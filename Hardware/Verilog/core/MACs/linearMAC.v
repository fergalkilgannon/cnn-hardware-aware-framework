==> flow/design.v <==
`timescale 1ns / 1ps
module digital_MAC(
	input clock,
  	input signed [7:0] data_in,
  	input signed [7:0] weight_in,
	input reset,
  	input enable,
  	output reg signed [16:0] data_out
	);
  	always @ (posedge clock)
    	if (reset)
			data_out <= 1'b0;
		else
      		data_out <= enable ? data_out + (data_in * weight_in): data_out;
endmodule
# Tool chain data of digital_MAC
# Tool output for the design above, in the order of the flow.
# Lines are those of the file above, counted from 1.
# Library cell names are shortened.
# A cell with - has no value.
[inputs]
design = "digital_MAC"
clock_port = "clock"
library = "sky130hd"
lib_corner = "tt_025C_1v80"

# Word level
# Source: Yosys, flattened and elaborated, memories not mapped. Widths are those after wreduce; folded enables and synchronous resets count as part of the registers. Registers that Yosys merges into a memory's read port (data or address) are not register bits. Print and check cells do not count. Equal cells are merged and count once.
[classes]
n_addsub = 1
n_mul = 1
[op_table]
columns = ["cell", "n"]
rows = [
  ["multiplier 8 x 8 -> 16 bit", 1],
  ["adder 17 x 16 -> 17 bit", 1],
]
[word_totals]
register_bits = 17
in_bits = 19

# Logic depth
# Longest topological path by Yosys (ltp), each cell counted once; first at word level (registers and memories cut), then after technology mapping (sequential cells cut; the memories' decode and read muxes count).
[logic_depth]
ltp_word = 2
abc_area = 0
ltp_mapped = 18
mapped_depth_nobuf = 18

# Synthesis result
# Source: synth_stat.txt of the flow (Yosys; design flattened, memories mapped). It holds for the ABC_AREA given above (unset counts as 0); a run with the other value may have another netlist.
[mapped]
mapped_cells = 389
area_um2 = 3736.1
flip_flops = 17
buf_cells = 8
[by_type]
columns = ["cell", "n", "type_area_um2"]
rows = [
  ["fa_1", 76, 1.52E+03],
  ["ha_1", 39, 487.968],
  ["dfxtp_1", 17, 340.326],
  ["inv_1", 79, 296.534],
  ["and2_1", 30, 187.68],
  ["nand2_1", 34, 127.622],
  ["xnor2_1", 13, 113.859],
  ["mux2i_1", 10, 100.096],
  ["nor2_1", 22, 82.579],
  ["a21o_1", 6, 45.043],
  ["a21oi_1", 9, 45.043],
  ["nor3b_1", 6, 45.043],
  ["o21ai_0", 9, 45.043],
  ["a211o_1", 4, 35.034],
  ["o21a_1", 4, 30.029],
  ["a2111oi_4", 1, 27.526],
  ["nor4b_1", 3, 26.275],
  ["a211oi_1", 3, 22.522],
]
# Not listed: further types 17, cells in them 24.

# Timing after synthesis
# Path of least setup slack by OpenSTA after synthesis, without wires, with an ideal clock, recovery checks aside; 20% of the period is set as input and as output delay. Where synthesis merged equal registers, the netlist keeps one of their names.
[synth_path]
path_type = "in2reg"
startpoint = "input data_in[7]"
endpoint = "register data_out[14]"
clock_period_ps = 9700
input_delay_ps = 1940
setup_ps = 120
launch_ps = 1940
t_arrival_ps = 6487
t_required_ps = 9580
setup_slack_ps = 3094
delay_ps = 4667
stages = 15
n_path_buf = 0
period_less_setup_slack_ps = 6606
# "delay_ps" is the arrival time less input delay plus setup time.
# "stages" counts driving pins, that of a launching flip-flop among them; a cell with two outputs on the path counts twice.
# "period_less_setup_slack_ps" = period - worst setup slack (recovery checks aside). The figure is calculated, with input and output delays left at 20% of the set period.
# Between the ends stands the longest chain of elaborated cells between them, by number of cells; it is not shown to be the way that was timed. Of several equally long chains one is given.
# Each line given opens the expression or statement behind the cell; cells for indexed reads and writes are added by Yosys, which also makes memories of some case tables.
[synth_via]
cell_sequence = "and2_1 -> inv_1 -> fa_1 -> inv_1 -> fa_1 -> fa_1 -> fa_1 -> fa_1 -> ha_1 -> o21a_1 -> a2111oi_2 -> o21ai_0 -> a21oi_1 -> nor4b_1 -> a211o_1"
elab_chain_len = 2
cone_cells = 2
cone_classes = "add/sub (1); mul (1)"
[synth_lines]
columns = ["item", "line_no", "rtl"]
rows = [
  ["start: declaration", 4, "input signed [7:0] data_in,"],
  ["multiplier 8 x 8 -> 16 bit", 14, "data_out <= enable ? data_out + (data_in * weight_in): data_out;"],
  ["adder 17 x 16 -> 17 bit", 14, ""],
  ["end: assignment", 12, "data_out <= 1'b0;"],
  ["end: assignment", 14, ""],
  ["end: declaration", 8, "output reg signed [16:0] data_out"],
]

# Worst path after layout
# Path of least setup slack in the final report of flow run 1 (OpenROAD, finished layout, wires in). Where an end is a register, its clock arrival counts in the times.
# The report prints the path's times to 10 ps; the period is as set.
[layout_path]
path_type = "in2reg"
startpoint = "input data_in[6]"
endpoint = "register data_out[16]"
clock_period_ps = 5740
input_delay_ps = 1150
setup_ps = 140
launch_ps = 1150
t_arrival_ps = 6060
t_required_ps = 5850
setup_slack_ps = -200
stages = 17
n_path_buf = 1
# Between the ends stands the longest chain of elaborated cells between them, by number of cells; it is not shown to be the way that was timed. Of several equally long chains one is given.
[layout_via]
cell_sequence = "clkdlybuf4s50_1 -> nand2_1 -> fa_1 -> inv_1 -> fa_1 -> inv_1 -> fa_1 -> inv_1 -> fa_1 -> fa_1 -> ha_1 -> o21a_1 -> a2111oi_2 -> o21ai_0 -> a31oi_1 -> or4b_1 -> o311ai_0"
elab_chain_len = 2
cone_cells = 2
cone_classes = "add/sub (1); mul (1)"
[layout_lines]
columns = ["item", "line_no", "rtl"]
rows = [
  ["start: declaration", 4, "input signed [7:0] data_in,"],
  ["multiplier 8 x 8 -> 16 bit", 14, "data_out <= enable ? data_out + (data_in * weight_in): data_out;"],
  ["adder 17 x 16 -> 17 bit", 14, ""],
  ["end: assignment", 12, "data_out <= 1'b0;"],
  ["end: assignment", 14, ""],
  ["end: declaration", 8, "output reg signed [16:0] data_out"],
]

# Flow measurements of digital_MAC on sky130hd: 2 stored runs with different settings, listed in no order. Input and output delays are each 20% of the period that was set; the output load is 0.01 pF.
# "timing.achieved_period_ps": clock period set for the run, less the worst setup slack. It is reckoned from that one timing run; input and output delays stay at 20% of the period that was set.
# By "critical_path_time_ps" is meant the share of the clock period that the worst setup path is allowed (20% is reserved at inputs, 20% at outputs), minus its slack. Clock arrival times at its registers enter into it.
# "critical_path_time_ps" is given in steps of 10 ps.

[[run]]
name = "flow run 1"
[run.settings]
period_ns = 5.74
CORE_UTILIZATION = 55
SETUP_SLACK_MARGIN = -0.57
PLACE_DENSITY_LB_ADDON = 0.12
CORE_ASPECT_RATIO = 0.64
CORE_MARGIN = 2
GPL_ROUTABILITY_DRIVEN = 0
CTS_CLUSTER_SIZE = 25
CAP_MARGIN = 30
SLEW_MARGIN = 35
[run.results]
finalCellArea_um2 = 4673.2
synthArea_um2 = 3736.1
timing.achieved_period_ps = 5942
post_route_util_pct = 72.8
setup_ws_ps = -202
worst_hold_slack_ps = 519
total_negative_slack_ps = -692
critical_path_time_ps = 4790
critical_path_kind = "in2reg"
die_um2 = 7484.8

[[run]]
name = "flow run 2"
[run.settings]
period_ns = 4.85
CAP_MARGIN = 20
CORE_MARGIN = 2
CORE_UTILIZATION = 40
SLEW_MARGIN = 20
[run.results]
finalCellArea_um2 = 5152.4
synthArea_um2 = 3736.1
timing.achieved_period_ps = 5254
post_route_util_pct = 56.3
setup_ws_ps = -404
worst_hold_slack_ps = 527
total_negative_slack_ps = -1736
critical_path_time_ps = 4280
critical_path_kind = "in2reg"
die_um2 = 10129.4
